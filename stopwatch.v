==> flow/design.v <==
`timescale 1ns / 1ps
module bcd_counter(
    input clk,
    input rst,
    input enable,
    output reg[3:0] ones,
    output reg[3:0] tens
    );
    always @(posedge clk) begin
        if (rst) begin
            ones <= 0;
            tens <= 0;
        end
        else if (enable) begin
            if (ones == 9) begin
                ones <= 0;
                if (tens == 9)
                    tens <= 0;   
                else
                    tens <= tens + 1;
            end
            else begin
                ones <= ones + 1;
            end
        end
    end
endmodule
`timescale 1ns / 1ps
module fsm_controller(
    input clk,
    input rst,
    input start,
    input pause,
    output reg enable
    );
  parameter IDLE    = 2'b00;
    parameter RUNNING = 2'b01;
    parameter PAUSED  = 2'b10;
    reg [1:0] current_state, next_state;
    always @(posedge clk or posedge rst) begin
        if (rst)
            current_state <= IDLE;
        else
            current_state <= next_state;
    end
    always @(*) begin
        case (current_state)
            IDLE:    next_state = start  ? RUNNING : IDLE;
            RUNNING: next_state = pause  ? PAUSED  : RUNNING;
            PAUSED:  next_state = start  ? RUNNING : PAUSED;
            default: next_state = IDLE;
        endcase
    end
    always @(*) begin
        enable = (current_state == RUNNING) ? 1'b1 : 1'b0;
    end
endmodule
`timescale 1ns / 1ps
module stopwatch(
    input clk,
    input rst,
    input start,
    input pause,
    output [3:0] ones,
    output [3:0] tens
    );
    wire enable;
    fsm_controller f_ins(.clk(clk),
    .rst(rst),
    .start(start),
    .pause(pause),
    .enable(enable));
    bcd_counter b_ins(.clk(clk),
    .rst(rst),
    .enable(enable),
    .ones(ones),
    .tens(tens));
  endmodule   
Reports on stopwatch

The steps from the RTL of stopwatch to its reports follow in flow order.
Lines are those of the file above, counted from 1.
Operators: Yosys type, input widths -> output width; for muxes data width and select width s.
Cell names lack the library's common part.
Not given: --

Design top: stopwatch
Clock port: clk
Standard-cell library: sky130hd
Corner: tt_025C_1v80

Elaborated design

Counts by Yosys on the flattened word-level netlist (proc, flatten, opt, wreduce; memories kept). Register bits leave out memories and registers merged into their read ports (data or address); mux counts leave out enables and synchronous resets folded into registers. Print and check cells are left out. Cells with the same type and inputs are merged into one.

Mux-type cells: 7
Reduce/logical cells: 2
Add/sub/neg operators: 2
Equality and inequality tests: 4

Operators by type and width:

| operator            | count |
| $add 4x1->4 const B | 2 |
| $eq 4x4->1 const B  | 2 |
| $mux 4              | 2 |
| $pmux 2 s3          | 1 |
| $mux 2              | 2 |
| $eq 2x1->1 const B  | 1 |
| $eq 2x2->1 const B  | 1 |
| $logic_not 2->1     | 1 |
| $reduce_and 2->1    | 1 |
| $mux 1              | 2 |

Word-level cells: 18
Register bits after elaboration: 10
Output and inout bits: 8

Logic depth

Yosys ltp: most cells in a row. Word level: on the elaborated netlist, between registers, memories and ports. Mapped: between sequential cells and ports; inverters and the memories' decode and read muxes count.

Depth in word-level cells: 3
ABC_AREA: 0
Gate-level depth with buffers: 4
Gate-level depth less buffers: 3

Synthesis result

The flow's flattened synthesis, as Yosys stat reports it; memories are mapped. The netlist is that of the ABC_AREA named above (0 if unset); the other value can give another one.

Cells by type:

| cell     | count |
| dfxtp_1  | 8 |
| dfrtp_1  | 2 |
| o21ai_0  | 8 |
| a21oi_1  | 6 |
| dfstp_2  | 1 |
| nor2b_1  | 4 |
| nand4b_4 | 1 |
| or3_1    | 3 |
| inv_1    | 4 |
| or4_1    | 2 |
| and4b_2  | 1 |
| nand2_1  | 3 |
| and3b_1  | 1 |
| xnor2_1  | 1 |
| xor2_1   | 1 |
| buf_4    | 1 |
| nand3b_1 | 1 |
| nor2_1   | 2 |

Not listed: further types 5, cells in them 5.

Synthesis area: 504.2 um2
Buffers: 2
Flip-flop cells: 11
Cell count: 55
Area of sequential cells: 236.5 um2

By module: a second synthesis without flattening, with its own total; a netlist apart from the flattened one above.

Cells (unflattened synthesis): 55
Area total of the unflattened synthesis: 529.3 um2

Each row is one instance without its submodules.

By module:

| module         | cells | sequential area (um2) | area (um2) | times used |
| bcd_counter    | 44    | 160.2                 | 414.1      | 1 |
| fsm_controller | 11    | 76.3                  | 115.1      | 1 |
| stopwatch      | 0     | 0.0                   | 0.0        | 1 |

Worst setup path after synthesis

Path of least setup slack by OpenSTA after synthesis, without wires, with an ideal clock, recovery checks aside; 20% of the period is set as input and as output delay. Where synthesis merged equal registers, the netlist keeps one of their names.

Path type: reg-to-reg
From: reg b_ins.ones[0]
To: reg b_ins.tens[1]
Period: 1.51 ns
Setup slack: 0.237 ns
Required time: 1.440 ns
Arrival: 1.202 ns
Path buffers: 0
Delay of the path: 1.272 ns
Stages: 4
Library setup time: 0.070 ns
Synthesis period reached: 1.273 ns

"delay of the path" = arrival - input delay + setup time.
"stages" counts driving pins, that of a launching flip-flop among them; a cell with two outputs on the path counts twice.
"synthesis period reached" = period - worst setup slack (recovery checks aside). The figure is calculated, with input and output delays left at 20% of the set period.
Between the ends stands the longest chain of elaborated cells between them, by number of cells; it is not shown to be the way that was timed. Of several equally long chains one is given.
A line is the first line of the expression or statement that the cell stems from. Yosys adds cells for indexed reads and writes and turns some case tables into memories.
A register here has more assigning lines than the two given.

Path through: dfxtp_1 nand4b_4 or4_1 a21oi_1
Cells in the longest elaborated chain: 2
Elaborated cells between the ends (all ways): 2

RTL lines, path after synthesis:

| what               | line | RTL |
| start: declaration | 6    | `output reg[3:0] ones,` |
| start: assignment  | 11   | `ones <= 0;` |
| start: assignment  | 23   | `ones <= ones + 1;` |
| $eq 4x4->1         | 15   | `if (ones == 9) begin` |
| $reduce_and 2->1   | --   |  |
| end: assignment    | 12   | `tens <= 0;` |
| end: assignment    | 20   | `tens <= tens + 1;` |
| end: declaration   | 7    | `output reg[3:0] tens` |

Timing after layout

From the final timing report of flow run 1: the path of least setup slack in the routed layout; clock arrival at registers is part of the times.

Path type: reg-to-output
From: reg b_ins.ones[0]
To: out ones[0]
Arrival: 1.32 ns
Setup slack: 0.49 ns
Stages: 2
Path buffers: 1
Required time: 1.82 ns
Period: 2.27 ns

A register here has more assigning lines than the two given.

Path through: dfxtp_1 clkdlybuf4s50_1
Cells in the longest elaborated chain: 0
Elaborated cells between the ends (all ways): 0

RTL lines, path post-layout:

| what               | line | RTL |
| start: declaration | 6    | `output reg[3:0] ones,` |
| start: assignment  | 11   | `ones <= 0;` |
| start: assignment  | 23   | `ones <= ones + 1;` |
| end: declaration   | 64   | `output [3:0] ones,` |

Subject: stopwatch on sky130hd, stored results

Hello all,

stopwatch through Yosys and OpenROAD on sky130hd: 2 stored runs, unordered, with their settings and measured results. The constraints put input and output delay at 20% of the set period each and load the outputs with 0.01 pF.
By "period reached" is meant the clock period of the run minus its worst setup slack. This is arithmetic on one report: input and output delays are still those of the set period (20% each).
"critical path time" = time allowed to the worst setup path (clock period - input delay - output delay, where it has them) - its slack; a late launch clock adds to it, a late capture clock takes from it.
"total power of the final layout" rests on the timing tool's default activity at the inputs, not on a simulated workload.
Settings: -- = not set for that run.

| item                                      | flow run 1    | flow run 2    |
| period_ns                                 | 2.27          | 2.1           |
| CORE_UTILIZATION                          | 30            | 21            |
| SETUP_SLACK_MARGIN                        | 0.08          | 0.23          |
| CORE_MARGIN                               | 7             | 2             |
| CELL_PAD_IN_SITES_DETAIL_PLACEMENT        | 2             | --            |
| TNS_END_PERCENT                           | 75            | 70            |
| ABC_AREA                                  | 0             | 1             |
| SLEW_MARGIN                               | 30            | 15            |
| MIN_ROUTING_LAYER                         | met1          | met2          |
| CAP_MARGIN                                | 20            | 20            |
| PLACE_DENSITY_LB_ADDON                    | --            | 0.11          |
| GPL_TIMING_DRIVEN                         | --            | 1             |
| GPL_ROUTABILITY_DRIVEN                    | --            | 0             |
| worst hold slack in the final report (ns) | 0.491         | 0.439         |
| standard-cell area after routing (um2)    | 649.4         | 669.4         |
| utilization of the finished layout (%)    | 42.1          | 30.0          |
| die area (um2)                            | 3024.4        | 2776.8        |
| area of the synthesized netlist (um2)     | 504.2         | 498.0         |
| total negative slack (ns)                 | 0.000         | 0.000         |
| worst setup slack after layout (ns)       | 0.492         | 0.426         |
| total power of the final layout (W)       | 0.0003974     | 0.0004154     |
| period reached (ns)                       | 1.778         | 1.674         |
| critical path time (ns)                   | 1.32          | 1.25          |
| critical path type                        | reg-to-output | reg-to-output |

Thanks
